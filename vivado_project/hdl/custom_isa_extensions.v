==> flow/design.v <==
module custom_isa_extensions (
    input wire clk,
    input wire resetn,
    input wire is_custom_instruction,
    input wire is_vconv_instruction,
    input wire is_relu_instruction,
    input wire is_madd_instruction,
    input wire is_gemm_instruction,
    input wire [31:0] rs1_data,
    input wire [31:0] rs2_data,
    input wire [31:0] rs3_data,
    input wire instruction_valid,
    output reg instruction_ready,
    output reg [31:0] result_data,
    input wire [31:0] mem_addr,
    input wire [31:0] mem_wdata,
    output reg [31:0] mem_rdata,
    input wire [3:0] mem_wstrb,
    input wire mem_valid,
    output reg mem_ready,
    input wire mem_we
);
    typedef enum logic [2:0] {
        IDLE,
        DECODE,
        EXECUTE_VCONV,
        EXECUTE_RELU,
        EXECUTE_MADD,
        EXECUTE_GEMM,
        COMPLETE
    } state_t;
    state_t current_state, next_state;
    reg [7:0] execution_counter;
    reg [31:0] temp_result;
    reg [15:0] vconv_accumulator [0:7];
    reg [3:0] vconv_index;
    reg [31:0] relu_input;
    reg [63:0] madd_product;
    reg [15:0] gemm_accumulator [0:15];
    reg [3:0] gemm_row, gemm_col;
    always @(posedge clk) begin
        if (!resetn) begin
            current_state <= IDLE;
        end else begin
            current_state <= next_state;
        end
    end
    always @(*) begin
        next_state = current_state;
        case (current_state)
            IDLE: begin
                if (instruction_valid && is_custom_instruction) begin
                    next_state = DECODE;
                end
            end
            DECODE: begin
                if (is_vconv_instruction) begin
                    next_state = EXECUTE_VCONV;
                end else if (is_relu_instruction) begin
                    next_state = EXECUTE_RELU;
                end else if (is_madd_instruction) begin
                    next_state = EXECUTE_MADD;
                end else if (is_gemm_instruction) begin
                    next_state = EXECUTE_GEMM;
                end else begin
                    next_state = IDLE;
                end
            end
            EXECUTE_VCONV: begin
                if (execution_counter >= 8'd15) begin  
                    next_state = COMPLETE;
                end
            end
            EXECUTE_RELU: begin
                if (execution_counter >= 8'd3) begin  
                    next_state = COMPLETE;
                end
            end
            EXECUTE_MADD: begin
                if (execution_counter >= 8'd7) begin  
                    next_state = COMPLETE;
                end
            end
            EXECUTE_GEMM: begin
                if (execution_counter >= 8'd31) begin  
                    next_state = COMPLETE;
                end
            end
            COMPLETE: begin
                next_state = IDLE;
            end
            default: begin
                next_state = IDLE;
            end
        endcase
    end
    always @(posedge clk) begin
        if (!resetn) begin
            instruction_ready <= 1'b0;
            result_data <= 32'h0;
            execution_counter <= 8'h0;
            temp_result <= 32'h0;
            mem_ready <= 1'b1;
            mem_rdata <= 32'h0;
            for (int i = 0; i < 8; i++) begin
                vconv_accumulator[i] <= 16'h0;
            end
            for (int i = 0; i < 16; i++) begin
                gemm_accumulator[i] <= 16'h0;
            end
            vconv_index <= 4'h0;
            gemm_row <= 4'h0;
            gemm_col <= 4'h0;
        end else begin
            case (current_state)
                IDLE: begin
                    instruction_ready <= 1'b1;
                    execution_counter <= 8'h0;
                    result_data <= 32'h0;
                end
                DECODE: begin
                    instruction_ready <= 1'b0;
                    execution_counter <= 8'h0;
                end
                EXECUTE_VCONV: begin
                    execution_counter <= execution_counter + 1;
                    if (execution_counter < 8) begin
                        vconv_accumulator[vconv_index] <= vconv_accumulator[vconv_index] + 
                                                         rs1_data[15:0] * rs2_data[15:0];
                        vconv_index <= vconv_index + 1;
                    end else begin
                        temp_result <= temp_result + {16'h0, vconv_accumulator[execution_counter - 8]};
                    end
                    if (execution_counter == 8'd15) begin
                        result_data <= temp_result;
                    end
                end
                EXECUTE_RELU: begin
                    execution_counter <= execution_counter + 1;
                    case (execution_counter)
                        8'd0: begin
                            relu_input <= rs1_data;
                        end
                        8'd1: begin
                            if (relu_input[31] == 1'b1) begin
                                temp_result <= 32'h0;  
                            end else begin
                                temp_result <= relu_input;  
                            end
                        end
                        8'd2: begin
                            result_data <= temp_result;
                        end
                        8'd3: begin
                            result_data <= temp_result;
                        end
                    endcase
                end
                EXECUTE_MADD: begin
                    execution_counter <= execution_counter + 1;
                    case (execution_counter)
                        8'd0: begin
                            madd_product <= rs1_data * rs2_data;
                        end
                        8'd1, 8'd2, 8'd3: begin
                            madd_product <= madd_product;
                        end
                        8'd4: begin
                            temp_result <= madd_product[31:0] + rs3_data;
                        end
                        8'd5, 8'd6: begin
                            temp_result <= temp_result;
                        end
                        8'd7: begin
                            result_data <= temp_result;
                        end
                    endcase
                end
                EXECUTE_GEMM: begin
                    execution_counter <= execution_counter + 1;
                    if (execution_counter < 16) begin
                        gemm_accumulator[gemm_row * 4 + gemm_col] <= 
                            gemm_accumulator[gemm_row * 4 + gemm_col] + 
                            rs1_data[15:0] * rs2_data[15:0];
                        if (gemm_col == 3) begin
                            gemm_col <= 0;
                            if (gemm_row == 3) begin
                                gemm_row <= 0;
                            end else begin
                                gemm_row <= gemm_row + 1;
                            end
                        end else begin
                            gemm_col <= gemm_col + 1;
                        end
                    end else begin
                        temp_result <= temp_result + {16'h0, gemm_accumulator[execution_counter - 16]};
                        if (execution_counter == 8'd31) begin
                            result_data <= temp_result;
                        end
                    end
                end
                COMPLETE: begin
                    instruction_ready <= 1'b1;
                end
                default: begin
                    instruction_ready <= 1'b0;
                    result_data <= 32'h0;
                end
            endcase
        end
    end
    always @(posedge clk) begin
        if (!resetn) begin
            mem_ready <= 1'b1;
            mem_rdata <= 32'h0;
        end else begin
            if (mem_valid) begin
                if (mem_we) begin
                    mem_ready <= 1'b1;
                end else begin
                    mem_rdata <= {mem_addr[7:0], mem_addr[15:8], mem_addr[23:16], mem_addr[31:24]};
                    mem_ready <= 1'b1;
                end
            end else begin
                mem_ready <= 1'b1;
            end
        end
    end
endmodule
module custom_isa_performance_monitor (
    input wire clk,
    input wire resetn,
    input wire vconv_executed,
    input wire relu_executed,
    input wire madd_executed,
    input wire gemm_executed,
    output reg [31:0] vconv_count,
    output reg [31:0] relu_count,
    output reg [31:0] madd_count,
    output reg [31:0] gemm_count,
    output reg [31:0] total_custom_instructions,
    output reg [63:0] total_cycles,
    output reg [63:0] custom_instruction_cycles
);
    always @(posedge clk) begin
        if (!resetn) begin
            vconv_count <= 32'h0;
            relu_count <= 32'h0;
            madd_count <= 32'h0;
            gemm_count <= 32'h0;
            total_custom_instructions <= 32'h0;
            total_cycles <= 64'h0;
            custom_instruction_cycles <= 64'h0;
        end else begin
            total_cycles <= total_cycles + 1;
            if (vconv_executed) begin
                vconv_count <= vconv_count + 1;
                total_custom_instructions <= total_custom_instructions + 1;
                custom_instruction_cycles <= custom_instruction_cycles + 16;  
            end
            if (relu_executed) begin
                relu_count <= relu_count + 1;
                total_custom_instructions <= total_custom_instructions + 1;
                custom_instruction_cycles <= custom_instruction_cycles + 4;  
            end
            if (madd_executed) begin
                madd_count <= madd_count + 1;
                total_custom_instructions <= total_custom_instructions + 1;
                custom_instruction_cycles <= custom_instruction_cycles + 8;  
            end
            if (gemm_executed) begin
                gemm_count <= gemm_count + 1;
                total_custom_instructions <= total_custom_instructions + 1;
                custom_instruction_cycles <= custom_instruction_cycles + 32;  
            end
        end
    end
endmodule
Step by step through the tools: custom_isa_performance_monitor --
Tool output for the design above, in the order of the flow. Lines are those of the file above, counted from 1. Cell names lack the library's common part. Not given: --
Design: top custom_isa_performance_monitor, clock clk, cell library sky130hd, library corner tt_025C_1v80

After elaboration --
Yosys after proc, flatten, opt, wreduce and memory -nomap, before mapping. Memory bits, and registers merged into a memory's read port (data or address), are not among the register bits. Print and check cells are not counted. Equal cells are merged and count once.
Cells by class: shift operators 0, bitwise gates (word level) 0, magnitude comparators 0, reductions and logical operators 1, multipliers 0, div/mod/pow operators 0, multiplexer cells 8, add/subtract/negate cells 10, eq/ne operators 0
Operators with widths (count):
- 64-bit two-way mux | 4
- 32-bit by 1-bit adder with 32-bit output (second input constant) | 5
- 32-bit two-way mux | 4
- 64-bit by 1-bit adder with 64-bit output (second input constant) | 1
- 64-bit by 3-bit adder with 64-bit output (second input constant) | 1
- 64-bit by 4-bit adder with 64-bit output (second input constant) | 1
- 64-bit by 5-bit adder with 64-bit output (second input constant) | 1
- 64-bit by 6-bit adder with 64-bit output (second input constant) | 1
- 4-bit nonzero test | 1
Storage and ports: output and inout port bits 288, clocked read ports x word width 0, flip-flop bits (word level) 288, bits in writable memories 0, latch bits 0, elaborated cells 26, memories kept 0, bits of input ports 6, memory bits (read-only) 0

Depth --
Longest topological path by Yosys (ltp), each cell counted once; first at word level (registers and memories cut), then after technology mapping (sequential cells cut; the memories' decode and read muxes count).
Logic depth: word-level depth 5, ABC_AREA 1, mapped depth 13, gate-level depth less buffers 13

After synthesis --
Yosys stat after the flow's synthesis: flattened, memories mapped to cells. It holds for the ABC_AREA given above (unset counts as 0); a run with the other value may have another netlist.
Mapped netlist: mapped cells 2423, buffers 47, mapped area 15681.3 um^2, mapped flip-flops 286, sequential area 5725.5 um^2
Cells by type:
- dfxtp_1 | count 286, area in all 5.73E+03 um^2
- nand2_1 | count 495, area in all 1.86E+03 um^2
- nor2_1 | count 401, area in all 1.51E+03 um^2
- inv_1 | count 310, area in all 1.16E+03 um^2
- a21oi_1 | count 181, area in all 905.869 um^2
- nand3_1 | count 147, area in all 735.706 um^2
- nand4_1 | count 102, area in all 638.112 um^2
- o21ai_0 | count 121, area in all 605.581 um^2
- nor3_1 | count 105, area in all 525.504 um^2
- xor2_1 | count 48, area in all 420.403 um^2
- nor4_1 | count 22, area in all 137.632 um^2
- ha_1 | count 10, area in all 125.12 um^2
- nor3_2 | count 11, area in all 110.106 um^2
- o21a_1 | count 14, area in all 105.101 um^2
- clkbuf_1 | count 27, area in all 101.347 um^2
- xnor2_1 | count 11, area in all 96.342 um^2
- nor2_2 | count 15, area in all 93.84 um^2
- or2_2 | count 15, area in all 93.84 um^2
Not listed: further types 31, cells in them 102.

Path before layout --
Path of least setup slack by OpenSTA after synthesis, without wires, with an ideal clock, recovery checks aside; 20% of the period is set as input and as output delay. Where synthesis merged equal registers, the netlist keeps one of their names.
Timing after synthesis: kind register -> register, from reg custom_instruction_cycles[4], to reg custom_instruction_cycles[47], delay of the path 1.819 ns, data arrival time 1.706 ns, period 2.45 ns, launch time at the first pin 0.000 ns, required time 2.337 ns, path buffers 0, setup slack 0.631 ns, library setup time 0.113 ns, driving pins on the path 13, synthesis period reached 1.819 ns
"delay of the path" is the arrival time less input delay plus setup time. "driving pins on the path" counts driving pins, that of a launching flip-flop among them; a cell with two outputs on the path counts twice. "synthesis period reached" = period - worst setup slack (recovery checks aside). The figure is calculated, with input and output delays left at 20% of the set period. The rows between start and end are the longest chain of elaborated cells between them; the timing report does not say that the signal goes this way. Where chains are equally long, one stands for them. A line is the first line of the expression or statement that the cell stems from. Yosys adds cells for indexed reads and writes and turns some case tables into memories. A register here has more assigning lines than the two given.
On the way, after synthesis: cell sequence dfxtp_1 ha_1 nand2_1 o21ai_2 nand2_1 nand3_2 nand3_2 nor2_2 nand2_1 nor2_1 nand2_1 nand2_1 nor2_1, length of the longest elaborated chain 5, elaborated cells between the ends (all ways) 8, RTL lines with such cells 8, classes of those cells 4 x add/sub; 4 x mux
Ends and longest elaborated chain, after synthesis:
- start, declared | RTL line 243 | output reg [63:0] custom_instruction_cycles
- start, assigned | RTL line 259 | custom_instruction_cycles <= custom_instruction_cycles + 16;
- start, assigned | RTL line 264 | custom_instruction_cycles <= custom_instruction_cycles + 4;
- 64-bit by 5-bit adder with 64-bit output | RTL line 259
- 64-bit two-way mux | RTL line 256 | if (vconv_executed) begin
- 64-bit two-way mux | RTL line 261 | if (relu_executed) begin
- 64-bit two-way mux | RTL line 266 | if (madd_executed) begin
- 64-bit two-way mux | RTL line 271 | if (gemm_executed) begin
- end, assigned | RTL line 269 | custom_instruction_cycles <= custom_instruction_cycles + 8;
- end, assigned | RTL line 274 | custom_instruction_cycles <= custom_instruction_cycles + 32;
- end, declared | RTL line 243

Worst path after layout --
Path of least setup slack in the final report of flow run 2 (OpenROAD, finished layout, wires in). Where an end is a register, its clock arrival counts in the times.
Timing post-layout: kind register -> output, from reg custom_instruction_cycles[5], to out custom_instruction_cycles[5], data arrival time 1.33 ns, output delay 0.47 ns, launch time at the first pin 0.54 ns, period 2.36 ns, required time 1.89 ns, driving pins on the path 3, path buffers 2, setup slack 0.55 ns
A register here has more assigning lines than the two given.
On the way, post-layout: cell sequence dfxtp_4 buf_4 dlygate4sd2_1, length of the longest elaborated chain 0, elaborated cells between the ends (all ways) 0, RTL lines with such cells 0
Ends and longest elaborated chain, post-layout:
- start, declared | RTL line 243 | output reg [63:0] custom_instruction_cycles
- start, assigned | RTL line 259 | custom_instruction_cycles <= custom_instruction_cycles + 16;
- start, assigned | RTL line 264 | custom_instruction_cycles <= custom_instruction_cycles + 4;
- end, declared | RTL line 243

Hand-over note for custom_isa_performance_monitor

Settings and measured results of 2 stored flow runs for module custom_isa_performance_monitor (sky130hd), not sorted in any way. The constraints put input and output delay at 20% of the set period each and load the outputs with 0.01 pF.
"reached clock period" means the clock period less the worst setup slack. The figure is calculated, with input and output delays left at 20% of the set period.
By "critical path time" is meant the share of the clock period that the worst setup path is allowed (20% is reserved at inputs, 20% at outputs), minus its slack. Clock arrival times at its registers enter into it.
"total power of the final layout" is the tool's figure for a default switching activity; nothing was simulated.

[flow run 1] flow files
==> flow/run.sh <==
#!/bin/bash
# the make line also repeats the synthesis and layout settings of config.mk as NAME=value (left out here)
make -C /OpenROAD-flow-scripts/flow DESIGN_CONFIG=/design/flow/config.mk WORK_HOME=/design/flow/orfs CLKGATE_MAP_FILE= finish
==> flow/config.mk <==
export PLATFORM = sky130hd
export DESIGN_NAME = custom_isa_performance_monitor
export DESIGN_NICKNAME = custom_isa_performance_monitor
export VERILOG_FILES = /design/flow/design.v
export SDC_FILE = /design/flow/constraint.sdc
export NUM_CORES = 4
export LEC_CHECK = 0
export CAP_MARGIN = 20
export CELL_PAD_IN_SITES_GLOBAL_PLACEMENT = 3
export CORE_MARGIN = 6
export CORE_UTILIZATION = 69
export CTS_CLUSTER_SIZE = 79
export GPL_ROUTABILITY_DRIVEN = 1
export GPL_TIMING_DRIVEN = 0
export PLACE_DENSITY_LB_ADDON = 0.17
export SETUP_SLACK_MARGIN = 0.88
export SLEW_MARGIN = 25
==> flow/constraint.sdc <==
create_clock -name core_clock -period 4.52 [get_ports {clk}]
set_input_delay 0.9040 -clock core_clock [delete_from_list [all_inputs] [get_ports {clk}]]
set_output_delay 0.9040 -clock core_clock [all_outputs]
set_load 0.01 [all_outputs]

[flow run 1] result: not finished: placement ended with error FLW-0024

[flow run 2] flow files
==> flow/run.sh <==
#!/bin/bash
# the make line also repeats the synthesis and layout settings of config.mk as NAME=value (left out here)
make -C /OpenROAD-flow-scripts/flow DESIGN_CONFIG=/design/flow/config.mk WORK_HOME=/design/flow/orfs CLKGATE_MAP_FILE= finish
==> flow/config.mk <==
export PLATFORM = sky130hd
export DESIGN_NAME = custom_isa_performance_monitor
export DESIGN_NICKNAME = custom_isa_performance_monitor
export VERILOG_FILES = /design/flow/design.v
export SDC_FILE = /design/flow/constraint.sdc
export NUM_CORES = 4
export LEC_CHECK = 0
export ABC_AREA = 1
export CAP_MARGIN = 20
export CELL_PAD_IN_SITES_DETAIL_PLACEMENT = 0
export CORE_MARGIN = 9
export CORE_UTILIZATION = 28
export CTS_CLUSTER_DIAMETER = 283
export GPL_ROUTABILITY_DRIVEN = 1
export HOLD_SLACK_MARGIN = 0.12
export PLACE_DENSITY_LB_ADDON = 0.03
export SETUP_SLACK_MARGIN = 0.58
export SLEW_MARGIN = 30
export TNS_END_PERCENT = 80
==> flow/constraint.sdc <==
create_clock -name core_clock -period 2.36 [get_ports {clk}]
set_input_delay 0.4720 -clock core_clock [delete_from_list [all_inputs] [get_ports {clk}]]
set_output_delay 0.4720 -clock core_clock [all_outputs]
set_load 0.01 [all_outputs]

[flow run 2] result: Yosys chip area after synthesis 15,681.3 um^2; total power of the final layout 11.316 mW; utilization in the final report 42.7 %; reached clock period 1.806 ns; critical path time 1.33 ns; type of the worst setup path register -> output; worst setup slack after layout 0.554 ns; worst hold slack in the final report 0.275 ns; total die area 64,846.6 um^2; final setup TNS 0.000 ns; area of the standard cells in the finished layout 23,636.4 um^2

End of note.
